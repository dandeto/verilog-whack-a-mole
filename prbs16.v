==> flow/design.v <==
module prbs16(
	      input 		clk,
	      input 		rst,
	      input 		shiftEn,
	      output [9:0] outSeq
	      );
   reg [9:0] lfsrReg;
   initial begin
      lfsrReg <= 10'b1001001101;
   end
   always @(posedge clk)
     begin
	if (rst)
	  begin
	     lfsrReg <= 10'b1001001101;
	  end
	else if (shiftEn)
	  begin
	     lfsrReg[9] <= lfsrReg[8];
	     lfsrReg[8] <= lfsrReg[7];
	     lfsrReg[7] <= lfsrReg[6];
	     lfsrReg[6] <= lfsrReg[5];
	     lfsrReg[5] <= lfsrReg[4];
	     lfsrReg[4] <= lfsrReg[3];
	     lfsrReg[3] <= lfsrReg[2];
	     lfsrReg[2] <= lfsrReg[1];
	     lfsrReg[1] <= lfsrReg[0];
	     lfsrReg[0] <= lfsrReg[9] ^ lfsrReg[6] ^ lfsrReg[5] ^ lfsrReg[4];
	  end
	if(lfsrReg == 0)
	  begin
	     lfsrReg <= 10'b1001001101;
	  end
     end
   assign outSeq = lfsrReg;
endmodule
From RTL to reports: prbs16 --
The steps from the RTL of prbs16 to its reports follow in flow order. Line numbers count from 1 in the design file above. The mark - stands for no value.
Inputs: top module prbs16, clock port clk, library sky130hd, timing corner tt_025C_1v80

Word level --
Source: Yosys, flattened and elaborated, memories not mapped. Widths are those after wreduce. Registers that Yosys merges into a memory's read port (data or address) are not register bits. Print and check cells do not count. Equal cells are merged and count once.
Word-level totals: input bits 3, output and inout bits 10, register bits 10
Cells by class: reductions and logical operators 2, bitwise operators 3
Operators by type and width (count):
- logical NOT 10 bit | 1
- XOR 1 bit | 3
- OR reduction 2 bit | 1

Longest topological paths --
Yosys ltp: most cells in a row. Word level: on the elaborated netlist, between registers, memories and ports. Mapped: between sequential cells and ports; inverters and the memories' decode and read muxes count.
Logic depth: depth in word-level cells 3, ABC_AREA 0, gate-level depth with buffers 3, gate-level depth less buffers 3

Netlist --
Source: synth_stat.txt of the flow (Yosys; design flattened, memories mapped). It holds for the ABC_AREA given above (unset counts as 0); a run with the other value may have another netlist. Totals and module areas in this step are rounded.
Cell types (count):
- sky130_fd_sc_hd__dfxtp_1 | 10
- sky130_fd_sc_hd__mux2i_1 | 9
- sky130_fd_sc_hd__nor2_1 | 6
- sky130_fd_sc_hd__xnor2_1 | 2
- sky130_fd_sc_hd__nand2_1 | 4
- sky130_fd_sc_hd__nor4_1 | 2
- sky130_fd_sc_hd__a211o_1 | 1
- sky130_fd_sc_hd__a31o_2 | 1
- sky130_fd_sc_hd__xor2_1 | 1
- sky130_fd_sc_hd__a31oi_1 | 1
- sky130_fd_sc_hd__nor2b_1 | 1
- sky130_fd_sc_hd__buf_2 | 1
Mapped netlist: flip-flops 10, cells in the netlist 39, sequential area 200 um^2, mapped area 400 um^2

Timing after synthesis --
Source: OpenSTA report_checks on the synthesized netlist (no wires, ideal clock, input and output delay 20% of the period each), path of least setup slack; recovery checks are left aside. Register names are those of the netlist, which keeps one name where synthesis merged equal registers.
Path after synthesis: path kind reg2reg, start reg lfsrReg[4], end reg lfsrReg[0], period 1.29 ns, required time 1.170 ns, buffers on the path 0, time at the first pin 0.000 ns, library setup time 0.120 ns, driving pins on the path 4, arrival time 1.001 ns, delay of the path 1.121 ns, path slack 0.169 ns, synthesis period reached 1.121 ns
"delay of the path" is the arrival time less input delay plus setup time. "driving pins on the path": output pins that drive a net of the path, with the launching flip-flop's if there is one; two outputs of one cell count as two. "synthesis period reached" = period - worst setup slack (recovery checks aside). The figure is calculated, with input and output delays left at 20% of the set period. The rows between start and end are the longest chain of elaborated cells between them; the timing report does not say that the signal goes this way. Where chains are equally long, one stands for them. Each line given opens the expression or statement behind the cell; cells for indexed reads and writes are added by Yosys, which also makes memories of some case tables. At most two assigning lines are given for a register; there are more.
Between the ends, after synthesis: cell sequence sky130_fd_sc_hd__dfxtp_1 -> sky130_fd_sc_hd__nor4_1 -> sky130_fd_sc_hd__a31o_2 -> sky130_fd_sc_hd__a211o_1, length of the longest elaborated chain 2
Ends and longest elaborated chain, after synthesis:
- start, declared | RTL line 7 | reg [9:0] lfsrReg;
- start, assigned | RTL line 15 | lfsrReg <= 10'b1001001101;
- start, assigned | RTL line 24 | lfsrReg[4] <= lfsrReg[3];
- logical NOT 10 bit | RTL line 30 | if(lfsrReg == 0)
- OR reduction 2 bit
- end, assigned | RTL line 28 | lfsrReg[0] <= lfsrReg[9] ^ lfsrReg[6] ^ lfsrReg[5] ^ lfsrReg[4];
- end, assigned | RTL line 32 | lfsrReg <= 10'b1001001101;
- end, declared | RTL line 7

--- runs ---
prbs16: 2 stored runs of the Yosys and OpenROAD flow on sky130hd. The settings differ; the order carries no meaning. The constraints put input and output delay at 20% of the set period each and load the outputs with 0.01 pF.

[flow run 1] flow files
==> flow/run.sh <==
#!/bin/bash
# the make line also repeats the synthesis and layout settings of config.mk as NAME=value (left out here)
make -C /OpenROAD-flow-scripts/flow DESIGN_CONFIG=/design/flow/config.mk WORK_HOME=/design/flow/orfs CLKGATE_MAP_FILE= finish
==> flow/config.mk <==
export PLATFORM = sky130hd
export DESIGN_NAME = prbs16
export DESIGN_NICKNAME = prbs16
export VERILOG_FILES = /design/flow/design.v
export SDC_FILE = /design/flow/constraint.sdc
export NUM_CORES = 4
export LEC_CHECK = 0
export CAP_MARGIN = 20
export CORE_ASPECT_RATIO = 1.96
export CORE_MARGIN = 2
export CORE_UTILIZATION = 65
export CTS_CLUSTER_SIZE = 29
export GPL_ROUTABILITY_DRIVEN = 1
export MAX_ROUTING_LAYER = met5
export MIN_ROUTING_LAYER = met1
export PLACE_DENSITY = 0.55
export SETUP_SLACK_MARGIN = -0.01
export SLEW_MARGIN = 20
export TNS_END_PERCENT = 40
==> flow/constraint.sdc <==
create_clock -name core_clock -period 1.53 [get_ports {clk}]
set_input_delay 0.3060 -clock core_clock [delete_from_list [all_inputs] [get_ports {clk}]]
set_output_delay 0.3060 -clock core_clock [all_outputs]
set_load 0.01 [all_outputs]

[flow run 1] result: no results, floorplanning failed with PDN-0185

[flow run 2] flow files
==> flow/run.sh <==
#!/bin/bash
# the make line also repeats the synthesis and layout settings of config.mk as NAME=value (left out here)
make -C /OpenROAD-flow-scripts/flow DESIGN_CONFIG=/design/flow/config.mk WORK_HOME=/design/flow/orfs CLKGATE_MAP_FILE= finish
==> flow/config.mk <==
export PLATFORM = sky130hd
export DESIGN_NAME = prbs16
export DESIGN_NICKNAME = prbs16
export VERILOG_FILES = /design/flow/design.v
export SDC_FILE = /design/flow/constraint.sdc
export NUM_CORES = 4
export LEC_CHECK = 0
export ABC_AREA = 0
export CAP_MARGIN = 20
export CELL_PAD_IN_SITES_GLOBAL_PLACEMENT = 1
export CORE_ASPECT_RATIO = 0.79
export CORE_MARGIN = 9
export CORE_UTILIZATION = 33
export CTS_CLUSTER_DIAMETER = 226
export MAX_ROUTING_LAYER = met4
export SLEW_MARGIN = 20
==> flow/constraint.sdc <==
create_clock -name core_clock -period 1.45 [get_ports {clk}]
set_input_delay 0.2900 -clock core_clock [delete_from_list [all_inputs] [get_ports {clk}]]
set_output_delay 0.2900 -clock core_clock [all_outputs]
set_load 0.01 [all_outputs]

[flow run 2] result: no results, floorplanning failed with PDN-0185
--- end ---
